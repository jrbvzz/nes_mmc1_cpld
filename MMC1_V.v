==> flow/design.v <==
module MMC1_V
(
	input wire m2,
	input wire cpu_rw,
	input wire romsel,
	input wire cpu_A14,
	input wire cpu_A13,
	input wire cpu_D7,
	input wire cpu_D0,
	input [12:10] ppu_addr_in,
	output reg prg_wram_cs,
	output reg prg_rom_oe,
	output reg [17:14] prg_addr_out,
	output reg [16:12] ppu_addr_out,
	output reg ppu_ciram_a10
);
	reg [4:0] control;	  
	reg [4:0] chr_bank_0;   
	reg [4:0] chr_bank_1;   
	reg [4:0] prg_bank;	 
	reg [3:0] shift;
	reg [1:0] bit_counter;
	reg bit_commit;
	reg reading;
	always @(*) begin
		if (control[3] == 1'b0) begin
			prg_addr_out = {prg_bank[3:1], cpu_A14};
		end else if (control[2] == 1'b0 && cpu_A14 == 1'b0) begin
			prg_addr_out = 4'b0000;
		end else if (control[2] == 1'b0 && cpu_A14 == 1'b1) begin
			prg_addr_out = prg_bank[3:0];
		end else if (control[2] == 1'b1 && cpu_A14 == 1'b0) begin
			prg_addr_out = prg_bank[3:0];
		end else begin
			prg_addr_out = 4'b1111;
		end
	end
	always @ (*) begin
		case (control[4])
			0: ppu_addr_out[16:12] = {chr_bank_0[4:1], ppu_addr_in[12]};  
			1: if (ppu_addr_in[12] == 0)  
				ppu_addr_out[16:12] = chr_bank_0;
			else
				ppu_addr_out[16:12] = chr_bank_1;
		endcase
	end
	always @(*) begin
		if (cpu_rw == 1'b1)
			prg_rom_oe = romsel;   
		else
			prg_rom_oe = 1'b1;
	end
	always @(*) begin
		if (prg_bank[4] == 1'b1)
			prg_wram_cs = 1'b1;   
		else if (m2 == 1'b1 && romsel == 1'b1 && cpu_A14 == 1'b1 && cpu_A13 == 1'b1)
			prg_wram_cs = 1'b0;   
		else
			prg_wram_cs = 1'b1;
	end
	always @ (*) begin
		case (control[1:0])
			2'b00: ppu_ciram_a10 <= 0;
			2'b01: ppu_ciram_a10 <= 1;
			2'b10: ppu_ciram_a10 <= ppu_addr_in[10];  
			2'b11: ppu_ciram_a10 <= ppu_addr_in[11];  
		endcase
	end
	always @(negedge m2) begin
		if (cpu_rw == 1'b1) begin
			reading <= 1'b1;
		end else begin
			if (reading == 1'b1 && romsel == 1'b0) begin
				reading <= 1'b0;
				if (cpu_D7 == 1'b1) begin
					bit_counter <= 2'b00;
					bit_commit <= 1'b0;
					control[3:2] <= 2'b11;
				end else if (bit_commit == 1'b1) begin
					bit_counter <= 2'b00;
					bit_commit <= 1'b0;
					case ({cpu_A14, cpu_A13})
						2'b00: control <= {cpu_D0, shift};
						2'b01: chr_bank_0 <= {cpu_D0, shift};
						2'b10: chr_bank_1 <= {cpu_D0, shift};
						2'b11: prg_bank <= {cpu_D0, shift};
					endcase
				end else begin
					case (bit_counter)
						2'b00: begin
							shift[0] <= cpu_D0;
							bit_counter <= 2'b01;
							end
						2'b01: begin
							shift[1] <= cpu_D0;
							bit_counter <= 2'b10;
							end
						2'b10: begin
							shift[2] <= cpu_D0;
							bit_counter <= 2'b11;
							end
						2'b11: begin
							shift[3] <= cpu_D0;
							bit_commit <= 1'b1;
							end
					endcase
				end
			end
		end
	end
endmodule
* Tool chain data of MMC1_V
Tool output for the design above, in the order of the flow. Line numbers count from 1 in the design file above. Operators: Yosys type, input widths -> output width; for muxes data width and select width s. Library cell names are shortened. A cell with n/a has no value.
Set-up: top MMC1_V, clock port m2, cell library sky130hd, library corner tt_025C_1v80

* Word-level counts
Yosys after proc, flatten, opt, wreduce and memory -nomap, before mapping. Memory bits, and registers merged into a memory's read port (data or address), are not among the register bits. Print and check cells are not counted.
Storage and ports: bits of input ports 10, cells after elaboration 68, flip-flop bits (word level) 28
Cells by class: muxes and demuxes 14, bitwise logic cells 7, equal/unequal tests 9, reduce/logical cells 25
Operators by type and width (count):
- $reduce_and 5->1 | 8
- $mux 4 | 4
- $eq 2x2->1 const B | 6
- $pmux 5 s2 | 1
- $logic_and 1x1->1 | 7
- $not 1->1 | 7
- $eq 2x1->1 const B | 3
- $logic_not 2->1 | 3
- $pmux 2 s3 | 1
- $reduce_bool 5->1 | 1
- $mux 5 | 1
- $reduce_bool 2->1 | 2
- $reduce_and 4->1 | 1
- $pmux 1 s4 | 1
- $mux 2 | 2
- $mux 1 | 4
- $reduce_and 3->1 | 1
- $reduce_and 2->1 | 1
- $reduce_or 2->1 | 1

* Depth
Yosys ltp: most cells in a row. Word level: on the elaborated netlist, between registers, memories and ports. Mapped: between sequential cells and ports; inverters and the memories' decode and read muxes count.
Logic depth: depth in word-level cells 6, ABC_AREA 0, depth in mapped cells 4, depth with buffers taken out 3

* After synthesis
Yosys stat after the flow's synthesis: flattened, memories mapped to cells. It holds for the ABC_AREA given above (unset counts as 0); a run with the other value may have another netlist.
Cell types:
- edfxtp_1 | count 25, area in all 750.72 µm²
- dfxtp_1 | count 5, area in all 100.096 µm²
- mux2_2 | count 4, area in all 45.043 µm²
- inv_1 | count 10, area in all 37.536 µm²
- a21oi_1 | count 6, area in all 30.029 µm²
- mux2_4 | count 2, area in all 30.029 µm²
- o22ai_1 | count 4, area in all 25.024 µm²
- nor3b_1 | count 3, area in all 22.522 µm²
- and2_1 | count 3, area in all 18.768 µm²
- nor4_1 | count 3, area in all 18.768 µm²
- a31oi_1 | count 2, area in all 12.512 µm²
- and3_1 | count 2, area in all 12.512 µm²
- and4bb_2 | count 1, area in all 12.512 µm²
- nand2b_1 | count 2, area in all 12.512 µm²
- nor2b_1 | count 2, area in all 12.512 µm²
- or2_2 | count 2, area in all 12.512 µm²
- buf_6 | count 1, area in all 11.261 µm²
- nand2_1 | count 3, area in all 11.261 µm²
Other cell types: 10; their cells: 10.
Mapped netlist: standard cells after synthesis 90, flip-flop cells 30, mapped area 1247.4 µm²

Settings of 2 stored flow runs for module MMC1_V (sky130hd), not sorted in any way. The constraints put input and output delay at 20% of the set period each and load the outputs with 0.01 pF.

[stored run 1] flow files
==> flow/run.sh <==
#!/bin/bash
# the make line also repeats the synthesis and layout settings of config.mk as NAME=value (left out here)
make -C /OpenROAD-flow-scripts/flow DESIGN_CONFIG=/design/flow/config.mk WORK_HOME=/design/flow/orfs CLKGATE_MAP_FILE= finish
==> flow/config.mk <==
export PLATFORM = sky130hd
export DESIGN_NAME = MMC1_V
export DESIGN_NICKNAME = MMC1_V
export VERILOG_FILES = /design/flow/design.v
export SDC_FILE = /design/flow/constraint.sdc
export NUM_CORES = 4
export LEC_CHECK = 0
export ABC_AREA = 0
export CAP_MARGIN = 20
export CELL_PAD_IN_SITES_GLOBAL_PLACEMENT = 1
export CORE_MARGIN = 4
export CORE_UTILIZATION = 64
export GPL_ROUTABILITY_DRIVEN = 1
export MIN_ROUTING_LAYER = met1
export PLACE_DENSITY_LB_ADDON = 0.11
export SETUP_SLACK_MARGIN = 0.6
export SLEW_MARGIN = 40
export TNS_END_PERCENT = 45
==> flow/constraint.sdc <==
create_clock -name core_clock -period 4.61 [get_ports {m2}]
set_input_delay 0.9220 -clock core_clock [delete_from_list [all_inputs] [get_ports {m2}]]
set_output_delay 0.9220 -clock core_clock [all_outputs]
set_load 0.01 [all_outputs]

[stored run 1] result: did not finish, placement stopped with FLW-0024

[stored run 2] flow files
==> flow/run.sh <==
#!/bin/bash
# the make line also repeats the synthesis and layout settings of config.mk as NAME=value (left out here)
make -C /OpenROAD-flow-scripts/flow DESIGN_CONFIG=/design/flow/config.mk WORK_HOME=/design/flow/orfs CLKGATE_MAP_FILE= finish
==> flow/config.mk <==
export PLATFORM = sky130hd
export DESIGN_NAME = MMC1_V
export DESIGN_NICKNAME = MMC1_V
export VERILOG_FILES = /design/flow/design.v
export SDC_FILE = /design/flow/constraint.sdc
export NUM_CORES = 4
export LEC_CHECK = 0
export CAP_MARGIN = 20
export CELL_PAD_IN_SITES_DETAIL_PLACEMENT = 2
export CELL_PAD_IN_SITES_GLOBAL_PLACEMENT = 1
export CORE_MARGIN = 2
export CORE_UTILIZATION = 47
export GPL_ROUTABILITY_DRIVEN = 1
export PLACE_DENSITY = 0.6
export SLEW_MARGIN = 20
export TNS_END_PERCENT = 45
==> flow/constraint.sdc <==
create_clock -name core_clock -period 3.14 [get_ports {m2}]
set_input_delay 0.6280 -clock core_clock [delete_from_list [all_inputs] [get_ports {m2}]]
set_output_delay 0.6280 -clock core_clock [all_outputs]
set_load 0.01 [all_outputs]

[stored run 2] result: did not finish, placement stopped with DPL-0033
